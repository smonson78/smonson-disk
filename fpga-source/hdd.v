==> flow/design.v <==
module hdd (
	clock,
	f_data, f_cs, f_bus_dir, f_reset, f_ack, f_a1, f_rw, f_irq, f_drq,
	a_data, a_cs, a_bus_dir, a_cmd, a_int,
	a_extra, a_extra_2, a_ready
);
	input clock;
	inout [7:0] f_data;
	output f_bus_dir;
	input f_cs;              
	input f_reset;
	input f_ack;
	input f_a1;
	input f_rw;
	output f_irq;
	output f_drq;
	inout [7:0] a_data;
	output a_cmd;            
	output a_int;            
	input a_bus_dir;         
	input a_cs;              
	input a_extra;
    input a_extra_2;
	input a_ready;
	reg [7:0] acsi_ids;
	reg [7:0] extra_data_write;
    wire double_buffer_mode = extra_data_write[1];
	wire in_command_mode = extra_data_write[5];
	wire in_data_mode = ~extra_data_write[5];
    wire extra_data_write_condition = a_cs_rising && a_bus_dir && a_extra && !a_extra_2;
	initial begin
		acsi_ids = 8'b0;
		extra_data_write = 8'b00100000;
	end
	always @(posedge clock) begin
		if (!f_reset) begin
			extra_data_write <= 8'b00100000;
			acsi_ids <= 0;
		end
		else if (extra_data_write_condition) begin
			extra_data_write <= a_data;
        end else if (a_cs_rising && a_bus_dir && !a_extra && a_extra_2) begin
            acsi_ids <= a_data;
		end
	end
	reg selected;
	initial begin
		selected = 0;
	end
	reg [7:0] acsi_byte;
	reg acsi_byte_available;
	reg is_first_command_byte;
	reg [1:0] f_cs_edge_detect;
	assign f_bus_dir = selected & f_rw;
	assign f_data = (selected && f_rw) ? avr_byte : 8'bz;
	initial begin
		acsi_byte_available = 0;
		is_first_command_byte = 0;
		f_cs_edge_detect = 0;
	end
	wire f_cs_falling = f_cs_edge_detect == 2'b10;
    wire f_cs_rising = f_cs_edge_detect == 2'b01;
	always @(posedge clock) begin
		f_cs_edge_detect <= {f_cs_edge_detect[0], f_cs};
	end
	always @(posedge clock) begin
		if (!f_reset) begin
			acsi_byte_available <= 0;
		end else if (in_command_mode) begin
			if (f_cs_falling && !f_rw && !f_a1) begin
				acsi_byte <= f_data;
				acsi_byte_available <= 1'b1;
				is_first_command_byte <= 1'b1;
			end else if (selected && f_cs_falling && !f_rw) begin
				acsi_byte <= f_data;
				acsi_byte_available <= 1'b1;
				is_first_command_byte <= 1'b0;
			end else if (selected && acsi_byte_available && a_cs_rising) begin
				acsi_byte_available <= 1'b0;
			end
		end else begin
			if (selected && f_ack_falling && !f_rw) begin
				acsi_byte <= f_data;
				acsi_byte_available <= 1'b1;
				is_first_command_byte <= 1'b0;
			end else if (selected && acsi_byte_available && a_cs_rising) begin
				acsi_byte_available <= 1'b0;
			end
		end
	end
	wire irq_signal = (a_ready & ~acsi_byte_available) | avr_byte_available;
	assign f_irq = (selected && in_command_mode) ? (irq_signal & f_cs) : 1'b0;
	wire drq_signal = (a_ready & ~acsi_byte_available) | avr_byte_available;
	assign f_drq = (selected && in_data_mode) ? (drq_signal & f_ack) : 1'b0;
	always @(posedge clock) begin
		if (!f_reset) begin
			selected <= 0;
		end else if (extra_data_write_condition && a_data[6]) begin
            selected <= 0;
		end	else if (f_cs_falling && !f_rw && !f_a1) begin
			if (
				(acsi_ids[0] && (f_data[7:5] == 3'b000))
				|| (acsi_ids[1] && (f_data[7:5] == 3'b001))
				|| (acsi_ids[2] && (f_data[7:5] == 3'b010))
				|| (acsi_ids[3] && (f_data[7:5] == 3'b011))
				|| (acsi_ids[4] && (f_data[7:5] == 3'b100))
				|| (acsi_ids[5] && (f_data[7:5] == 3'b101))
				|| (acsi_ids[6] && (f_data[7:5] == 3'b110))
				|| (acsi_ids[7] && (f_data[7:5] == 3'b111))
			) begin
				selected <= 1'b1;
			end else begin
				selected <= 0;
			end
		end
	end
	assign a_data = a_bus_dir ? 8'bz : acsi_byte;
    wire buffered_int_signal = double_buffer_mode ? (~avr_byte_buf_available) : (~avr_byte_available & f_ack);
	assign a_int = selected & (
		a_bus_dir ?
		buffered_int_signal
		: acsi_byte_available
	);
	assign a_cmd = selected & is_first_command_byte;
	reg [1:0] a_cs_edge_detect;
	reg [1:0] f_ack_edge_detect;
	initial begin
		a_cs_edge_detect = 0;
		f_ack_edge_detect = 0;
	end
	wire a_cs_rising = a_cs_edge_detect == 2'b01;
	wire f_ack_falling = f_ack_edge_detect == 2'b10;
    wire f_ack_rising = f_ack_edge_detect == 2'b01;
	always @(posedge clock) begin
		a_cs_edge_detect <= {a_cs_edge_detect[0], a_cs};
		f_ack_edge_detect <= {f_ack_edge_detect[0], f_ack};
	end	
	reg [7:0] avr_byte;
    reg [7:0] avr_byte_buf;
	reg avr_byte_available;
    reg avr_byte_buf_available;
	initial begin
		avr_byte_available = 0;
        avr_byte_buf_available = 0;
	end
	always @(posedge clock) begin
		if (!f_reset) begin
			avr_byte_available <= 0;
            avr_byte_buf_available <= 0;
		end else if (extra_data_write_condition && a_data[0]) begin
			avr_byte_available <= 0;
            avr_byte_buf_available <= 0;
		end else if (!a_extra && !a_extra_2 && a_bus_dir && a_cs_rising) begin
            if (avr_byte_available) begin
                avr_byte_buf <= a_data;
                avr_byte_buf_available <= 1;
            end else begin
                avr_byte <= a_data;
                avr_byte_available <= 1;
            end
		end else if (in_command_mode && f_rw && f_cs_rising) begin
			avr_byte_available <= avr_byte_buf_available;
            avr_byte <= avr_byte_buf;
            avr_byte_buf_available <= 0;
		end else if (in_data_mode && f_rw && f_ack_falling) begin
			avr_byte_available <= avr_byte_buf_available;
		end else if (in_data_mode && f_rw && f_ack_rising) begin
            avr_byte <= avr_byte_buf;
            avr_byte_buf_available <= 0;
		end
	end
endmodule
======== Step by step through the tools: hdd ========
What the tools print for hdd, step after step.
Lines are those of the file above, counted from 1.
Library cell names are shortened.
A cell with n/a has no value.
set-up
  top module .............................. hdd
  clock input ............................. clock
  library ................................. sky130hd
  timing corner ........................... tt_025C_1v80

======== Elaborated design ========
Counts by Yosys on the flattened word-level netlist (proc, flatten, opt, wreduce; memories kept). Register bits leave out memories and registers merged into their read ports (data or address). Print and check cells are left out. Cells with the same type and inputs are merged into one.
word-level totals
  word-level cells ........................ 133
  output and inout bits ................... 21
  bits in registers ....................... 49
cells by class
  reduce/logical cells .................... 56
  mux-type cells .......................... 33
  eq/ne operators ......................... 16
  bitwise operators ....................... 15
operator list
  operator                                        number
  two-way mux 8 bit                               11
  logical AND 1 bit                               34
  two-way mux 1 bit                               22
  == test 3 bit with constant B                   4
  bitwise AND 1 bit                               7
  logical OR 1 bit                                7
  inverter 1 bit                                  7
  == test 2 x 1 -> 1 bit with constant B          3
  == test 3 x 2 -> 1 bit with constant B          2
  AND reduction 3 bit                             2
  nonzero test 3 bit                              2
  AND reduction 5 bit                             1
  zero test 1 bit                                 4
  == test 2 bit with constant B                   2
  inequality test 2 bit with constant B           2
  OR reduction 2 bit                              2
  AND reduction 4 bit                             1
  == test 3 x 1 -> 1 bit with constant B          1
  inequality test 3 x 1 -> 1 bit with constant B  1
  inequality test 3 bit with constant B           1
  zero test 3 bit                                 1
  AND reduction 2 bit                             1
  nonzero test 2 bit                              1
  OR 1 bit                                        1

======== Logic depth ========
Longest topological path by Yosys (ltp), each cell counted once; first at word level (registers and memories cut), then after technology mapping (sequential cells cut; the memories' decode and read muxes count).
logic depth
  depth in word-level cells ............... 12
  ABC_AREA ................................ 0
  depth in mapped cells ................... 4

======== Netlist ========
Yosys stat after the flow's synthesis: flattened, memories mapped to cells. It holds for the ABC_AREA given above (unset counts as 0); a run with the other value may have another netlist.
cell types
  cell type  number  total area (µm²)
  edfxtp_1   25      750.72
  dfxtp_1    20      400.384
  mux2_4     7       105.101
  nand3_1    13      65.062
  o21ai_0    12      60.058
  a21oi_1    11      55.053
  mux4_2     2       45.043
  nor3b_1    4       30.029
  nor2b_1    4       25.024
  nand4bb_1  2       22.522
  nand2_8    1       20.019
  and2_1     3       18.768
  bufinv_8   1       17.517
  a211oi_1   2       15.014
  clkbuf_1   4       15.014
  inv_1      4       15.014
  nand3b_1   2       15.014
  nor2_1     4       15.014
Not listed: further types 18, cells in them 24.
mapped netlist
  cell area after synthesis ............... 1,878.1 µm²
  standard cells after synthesis .......... 145
  sequential area ......................... 1,151.1 µm²
  mapped flip-flops ....................... 45
  buffers ................................. 5

======== Path before layout ========
Path of least setup slack by OpenSTA after synthesis, without wires, with an ideal clock, recovery checks aside; 20% of the period is set as input and as output delay. Where synthesis merged equal registers, the netlist keeps one of their names.
path post-synthesis
  path type ............................... input to register
  start point ............................. input a_extra
  end point ............................... register (no name shown)
  path delay .............................. 1,378 ps
  library setup time ...................... 375 ps
  arrival time ............................ 1,469 ps
  clock period ............................ 2,330 ps
  launch time at the first pin ............ 466 ps
  path buffers ............................ 1
  external input delay .................... 466 ps
  stages .................................. 4
  setup slack ............................. 485 ps
  period reached after synthesis .......... 1,845 ps
"path delay" is the arrival time less input delay plus setup time.
"stages": output pins that drive a net of the path, with the launching flip-flop's if there is one; two outputs of one cell count as two.
"period reached after synthesis" is the clock period less the worst setup slack; recovery checks do not enter. This is arithmetic on one report: input and output delays are still those of the set period (20% each).
between the ends, post-synthesis
  cells stage by stage .................... nand4bb_1 -> clkbuf_1 -> o221ai_1 -> a21oi_1
RTL lines, path post-synthesis
  element      RTL line  source
  from (decl)  22        input a_extra;
No chain of elaborated cells between the ends is given.

======== Timing after layout ========
Path of least setup slack in the final report of record 2 (OpenROAD, finished layout, wires in). Where an end is a register, its clock arrival counts in the times.
The path's times are printed in steps of 10 ps; the period is the one set.
path post-layout
  path type ............................... input to register
  start point ............................. input a_extra
  end point ............................... register (no name shown)
  path buffers ............................ 2
  stages .................................. 5
  library setup time ...................... 280 ps
  clock period ............................ 1,750 ps
  external input delay .................... 350 ps
  setup slack ............................. 60 ps
  arrival time ............................ 1,700 ps
  launch time at the first pin ............ 350 ps
between the ends, post-layout
  cells stage by stage .................... clkdlybuf4s50_1 -> nand4bb_4 -> or3_1 -> a21oi_1 -> buf_4
RTL lines, path post-layout
  element      RTL line  source
  from (decl)  22        input a_extra;
No chain of elaborated cells between the ends is given.

Subject: hdd on sky130hd, stored results

Hello all,

Measured results for hdd: 2 stored runs of the Yosys and OpenROAD flow on sky130hd. The settings differ; the order carries no meaning. The constraints put input and output delay at 20% of the set period each and load the outputs with 0.01 pF.
"clock period achieved" means the clock period less the worst setup slack. The figure is calculated, with input and output delays left at 20% of the set period.

---- record 1 ----
settings
  period_ns = 1.58
  CORE_UTILIZATION = 50
  SETUP_SLACK_MARGIN = 0.41
  PLACE_DENSITY_LB_ADDON = 0.17
  CORE_ASPECT_RATIO = 0.8
  CORE_MARGIN = 7
  CELL_PAD_IN_SITES_GLOBAL_PLACEMENT = 3
  TNS_END_PERCENT = 75
  GPL_TIMING_DRIVEN = 0
  GPL_ROUTABILITY_DRIVEN = 1
  MAX_ROUTING_LAYER = met5
  CAP_MARGIN = 20
  SLEW_MARGIN = 20
results
  did not finish, placement stopped with FLW-0024

---- record 2 ----
settings
  period_ns = 1.75
  CORE_UTILIZATION = 24
  CAP_MARGIN = 20
  CORE_MARGIN = 2
  SLEW_MARGIN = 20
results
  utilization of the finished layout ...... 31.8 %
  clock period achieved ................... 1,686 ps
  total negative slack on setup checks .... 0 ps
  area inside the die boundary ............ 8,548.9 µm²
  cell area after synthesis ............... 1,878.1 µm²
  worst-case hold slack ................... 130 ps
  worst slack on setup checks ............. 64 ps

Thanks
